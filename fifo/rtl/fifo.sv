==> flow/design.v <==
module fifo #(
  parameter DWIDTH             = 16,
  parameter AWIDTH             = 5,
  parameter SHOWAHEAD          = 1,
  parameter ALMOST_FULL_VALUE  = 29,
  parameter ALMOST_EMPTY_VALUE = 3,
  parameter REGISTER_OUTPUT    = 0
)(
  input  logic                clk_i,
  input  logic                srst_i,
  input  logic  [DWIDTH-1:0]  data_i,
  input  logic                wrreq_i,
  input  logic                rdreq_i,
  output logic  [DWIDTH-1:0]  q_o,
  output logic                empty_o,
  output logic                full_o,
  output logic  [AWIDTH:0]    usedw_o,
  output logic                almost_full_o,
  output logic                almost_empty_o
);
logic [DWIDTH-1:0] memory       [2**AWIDTH-1:0];
logic [AWIDTH-1:0] temp_rd;
logic [AWIDTH-1:0] temp_wr;
logic              temp_empty1;
logic              temp_empty2;
logic [AWIDTH:0]   use_dw       = '0;
logic              q_flag       = 1'b0;
always_ff @( posedge clk_i )
  begin
    if( wrreq_i && !full_o )
      begin
        if( rdreq_i )
          begin
            if( temp_wr == temp_rd )
              begin
                if( empty_o )
                  memory[temp_wr] <= data_i;
              end
            else
              memory[temp_wr] <= data_i;
          end
        else
          memory[temp_wr] <= data_i;
      end
  end
always_ff @( posedge clk_i )
  begin
    if( srst_i )
      q_flag <= 1'b1;
    else
      if( !almost_empty_o )
        q_flag <= 1'b0;
  end
assign q_o = ( empty_o ) ? ( ( q_flag ) ? ( 'x ) : ( '0 ) ) : ( memory[temp_rd] );
always_ff @( posedge clk_i )
  begin
    if( srst_i )
      temp_rd <= '0;
    else
      begin
        if( rdreq_i && !empty_o )
          temp_rd <= temp_rd + 1'(1);
      end
  end
always_ff @( posedge clk_i )
  begin
    if( srst_i )
      temp_wr <= '0;
    else
      begin
        if( wrreq_i && !full_o )
          begin
            if( rdreq_i )
              begin
                if( temp_wr == temp_rd )
                  begin
                    if( empty_o )
                      temp_wr <= temp_wr + 1'(1);
                  end
                else
                  temp_wr <= temp_wr + 1'(1);
              end
            else
              temp_wr <= temp_wr + 1'(1);
          end
      end
  end
always_ff @( posedge clk_i )
  begin
    if( srst_i )
      use_dw <= '0;
    else
      begin
        if( !( wrreq_i && !full_o ) || !( rdreq_i && !empty_o ))
          begin
            if( wrreq_i && !full_o )
              use_dw <= use_dw + 1'(1);
            else if( rdreq_i && !empty_o )
              use_dw <= use_dw - 1'(1);
          end
      end
  end
assign usedw_o = use_dw;
assign temp_empty1 = ( usedw_o == 0 );
always_ff @( posedge clk_i )
  begin
    if( srst_i )
      temp_empty2 <= 1'b1;
    else
      temp_empty2 <= temp_empty1;
  end
assign empty_o = ( temp_empty1 || temp_empty2 );
assign full_o  = ( usedw_o == 2 ** AWIDTH );
assign almost_empty_o = ( usedw_o < ALMOST_EMPTY_VALUE );
assign almost_full_o  = ( usedw_o >= ALMOST_FULL_VALUE );
endmodule
# Tool chain data of fifo
# The steps from the RTL of fifo to its reports follow in flow order.
# Line numbers count from 1 in the design file above.
# Cell names lack the library's common part.
# Not given: --
dict set report design {
  top {fifo}
  clock {clk_i}
  cell_library {sky130hd}
  lib_corner {tt_025C_1v80}
}

# Word-level counts
# Source: Yosys, flattened and elaborated, memories not mapped. Widths are those after wreduce. Print and check cells do not count. Equal cells are merged and count once.
# Memory sizes are those after Yosys's memory passes, which may raise the word count (mostly to a power of two), join words into wider ones and drop unused or constant bits.
dict set report classes {
  n_div 0
  add_sub_neg 4
  mul 0
  compare 2
  logic 2
  muxes 29
  eq_ne 3
  reduce_logical 12
  n_shift 0
}
# operator count
set ops {}
lappend ops {{two-way mux 16 bit} 13}
lappend ops {{two-way mux 5 bit} 5}
lappend ops {{two-way mux 6 bit} 2}
lappend ops {{adder 5 x 1 -> 5 bit with constant B} 2}
lappend ops {{two-way mux 1 bit} 9}
lappend ops {{adder 6 x 1 -> 6 bit with constant B} 1}
lappend ops {{subtractor 6 x 1 -> 6 bit with constant B} 1}
lappend ops {{< comparator 6 x 2 -> 1 bit with constant B} 1}
lappend ops {{greater-or-equal comparator 6 x 5 -> 1 bit with constant B} 1}
lappend ops {{== test 6 bit with constant B} 1}
lappend ops {{logical NOT 6 bit} 1}
lappend ops {{== test 5 bit} 1}
lappend ops {{logical NOT 1 bit} 4}
lappend ops {{AND reduction 2 bit} 2}
lappend ops {{!= test 3 x 2 -> 1 bit with constant B} 1}
lappend ops {{OR 1 bit} 2}
lappend ops {{logical AND 1 bit} 2}
lappend ops {{logical OR 1 bit} 2}
lappend ops {{nonzero test 2 bit} 1}
dict set report bits {
  mem_bits_rw 512
  clocked_rd_ports_x_width 16
  register_bits 18
  output_inout_bits 26
  romBits 0
  latchBits 0
  in_bits 20
  n_memories 1
}
# name size width read_ports wr line
set mem_list {}
lappend mem_list {memory 32 16 1 1 21} ;# logic [DWIDTH-1:0] memory       [2**AWIDTH-1:0];

# Depth
# Longest topological path by Yosys (ltp), each cell counted once; first at word level (registers and memories cut), then after technology mapping (sequential cells cut; the memories' decode and read muxes count).
dict set report depth {
  depth_word 8
  abc_area 1
  depth_mapped 14
  depth_no_buf 14
}

# Synthesis result
# Source: synth_stat.txt of the flow (Yosys; design flattened, memories mapped). It holds for the ABC_AREA given above (unset counts as 0); a run with the other value may have another netlist.
# Totals and module areas in this step are rounded.
# cell_type count area_total_um2
set by_type {}
lappend by_type {edfxtp_1 512 1.54E+04}
lappend by_type {nand2_1 614 2304.71}
lappend by_type {nand3_1 326 1.63E+03}
lappend by_type {nor2_1 166 623.098}
lappend by_type {dfxtp_1 22 440.422}
lappend by_type {o21ai_0 77 385.37}
lappend by_type {buf_2 50 250.24}
lappend by_type {clkbuf_1 36 135.13}
lappend by_type {ha_1 9 112.608}
lappend by_type {buf_4 13 97.594}
lappend by_type {inv_1 25 93.84}
lappend by_type {o22ai_1 15 93.84}
lappend by_type {a21oi_1 12 60.058}
lappend by_type {o21ai_1 10 50.048}
lappend by_type {nand2_2 6 37.536}
lappend by_type {buf_1 9 33.782}
lappend by_type {buf_6 3 33.782}
lappend by_type {xnor2_1 3 26.275}
# Not listed: further types 12, cells in them 22.
dict set report mapped {
  synth_area_um2 22000
  buf_cells 111
  ffs 534
  seqArea_um2 16000
  cell_count 1930
}

# Timing after synthesis
# Source: OpenSTA report_checks on the synthesized netlist (no wires, ideal clock, input and output delay 20% of the period each), path of least setup slack; recovery checks are left aside. Register names are those of the netlist, which keeps one name where synthesis merged equal registers.
dict set report synth_timing {
  path_type {input -> register}
  start {input port wrreq_i}
  end {memory memory[3][0]}
  slack_ps 1539
  path_stages 6
  setup_time_ps 409
  arrival_time_ps 2452
  path_delay_ps 1981
  input_delay_ps 880
  clock_period_ps 4400
  period_less_setup_slack_ps 2861
}
# "path_delay_ps" is the arrival time less input delay plus setup time.
# "path_stages" counts driving pins, that of a launching flip-flop among them; a cell with two outputs on the path counts twice.
# "period_less_setup_slack_ps" is the clock period less the worst setup slack; recovery checks do not enter. This is arithmetic on one report: input and output delays are still those of the set period (20% each).
# Between the ends stands the longest chain of elaborated cells between them, by number of cells; it is not shown to be the way that was timed. Of several equally long chains one is given.
# A line is the first line of the expression or statement that the cell stems from. Yosys adds cells for indexed reads and writes and turns some case tables into memories.
# The path ends at the enable pin of a flip-flop; only ways to that pin are counted.
dict set report synth_between {
  cell_sequence {o21ai_4 > inv_2 > nand2_2 > nand2_4 > inv_2 > nor3_1}
  elab_chain_cells 4
  cells_between 6
}
# element line
set synth_rtl {}
lappend synth_rtl {{from (decl)} 12} ;# input  logic                wrreq_i,
lappend synth_rtl {{logical AND 1 bit} 30} ;# if( wrreq_i && !full_o )
lappend synth_rtl {{two-way mux 1 bit} 30}
lappend synth_rtl {{OR 1 bit (2 in a row)} --}
lappend synth_rtl {{to (decl)} 21} ;# logic [DWIDTH-1:0] memory       [2**AWIDTH-1:0];

# Path in the finished layout
# Path of least setup slack in the final report of flow run 1 (OpenROAD, finished layout, wires in). Where an end is a register, its clock arrival counts in the times.
# The path's times are printed in steps of 10 ps; the period is the one set.
dict set report layout_timing {
  path_type {register -> output}
  start {register (name not given)}
  end {output port q_o[7]}
  arrival_time_ps 2440
  path_stages 12
  clock_period_ps 2120
  slack_ps -740
  output_delay_ps 420
}
dict set report layout_between {
  cell_sequence {dfxtp_4 > buf_12 > buf_12 > buf_6 > buf_12 > o21ai_1 > o21ai_1 > o21ai_1 > nor2_2 > nor2_2 > nor2_4 > buf_6}
}
# element line
set layout_rtl {}
lappend layout_rtl {{to (decl)} 14} ;# output logic  [DWIDTH-1:0]  q_o,
# Chain of elaborated cells between the ends: none given.

Hand-over note for fifo

Flow measurements of fifo on sky130hd: 2 stored runs with different settings, listed in no order. Input and output delays are each 20% of the period that was set; the output load is 0.01 pF.
"achievedPeriod_ps" is the run's clock period less its worst setup slack. It is reckoned from that one timing run; input and output delays stay at 20% of the period that was set.
Measured values are rounded.

[flow] flow run 1: files
==> flow/run.sh <==
#!/bin/bash
# the make line also repeats the synthesis and layout settings of config.mk as NAME=value (left out here)
make -C /OpenROAD-flow-scripts/flow DESIGN_CONFIG=/design/flow/config.mk WORK_HOME=/design/flow/orfs CLKGATE_MAP_FILE= finish
==> flow/config.mk <==
export PLATFORM = sky130hd
export DESIGN_NAME = fifo
export DESIGN_NICKNAME = fifo
export VERILOG_FILES = /design/flow/design.v
export SDC_FILE = /design/flow/constraint.sdc
export NUM_CORES = 4
export LEC_CHECK = 0
export ABC_AREA = 1
export CAP_MARGIN = 20
export CELL_PAD_IN_SITES_DETAIL_PLACEMENT = 0
export CELL_PAD_IN_SITES_GLOBAL_PLACEMENT = 0
export CORE_ASPECT_RATIO = 0.71
export CORE_MARGIN = 2
export CORE_UTILIZATION = 16
export MAX_ROUTING_LAYER = met4
export PLACE_DENSITY_LB_ADDON = 0.3
export SLEW_MARGIN = 40
==> flow/constraint.sdc <==
create_clock -name core_clock -period 2.12 [get_ports {clk_i}]
set_input_delay 0.4240 -clock core_clock [delete_from_list [all_inputs] [get_ports {clk_i}]]
set_output_delay 0.4240 -clock core_clock [all_outputs]
set_load 0.01 [all_outputs]

[flow] flow run 1: metrics
[metrics] fin_util_pct = 22
[metrics] final_setup_ws_ps = -740
[metrics] achievedPeriod_ps = 2862
[metrics] design_die_area_um2 = 140000
[metrics] finish.stdcell_area_um2 = 30000
[metrics] synthesis_area_um2 = 22000
[metrics] final_setup_tns_ps = -11000

[flow] flow run 2: files
==> flow/run.sh <==
#!/bin/bash
# the make line also repeats the synthesis and layout settings of config.mk as NAME=value (left out here)
make -C /OpenROAD-flow-scripts/flow DESIGN_CONFIG=/design/flow/config.mk WORK_HOME=/design/flow/orfs CLKGATE_MAP_FILE= finish
==> flow/config.mk <==
export PLATFORM = sky130hd
export DESIGN_NAME = fifo
export DESIGN_NICKNAME = fifo
export VERILOG_FILES = /design/flow/design.v
export SDC_FILE = /design/flow/constraint.sdc
export NUM_CORES = 4
export LEC_CHECK = 0
export ABC_AREA = 0
export CAP_MARGIN = 20
export CORE_MARGIN = 2
export CORE_UTILIZATION = 66
export CTS_CLUSTER_DIAMETER = 197
export GPL_ROUTABILITY_DRIVEN = 0
export GPL_TIMING_DRIVEN = 1
export PLACE_DENSITY = 0.47
export SETUP_SLACK_MARGIN = 0.53
export SLEW_MARGIN = 30
==> flow/constraint.sdc <==
create_clock -name core_clock -period 3.37 [get_ports {clk_i}]
set_input_delay 0.6740 -clock core_clock [delete_from_list [all_inputs] [get_ports {clk_i}]]
set_output_delay 0.6740 -clock core_clock [all_outputs]
set_load 0.01 [all_outputs]

[flow] flow run 2: metrics
[metrics] synthesis_area_um2 = 21000
[metrics] final_setup_ws_ps = 120
[metrics] design_die_area_um2 = 33000
[metrics] fin_util_pct = 82
[metrics] achievedPeriod_ps = 3248
[metrics] finish.stdcell_area_um2 = 25000
[metrics] final_setup_tns_ps = 0

End of note.
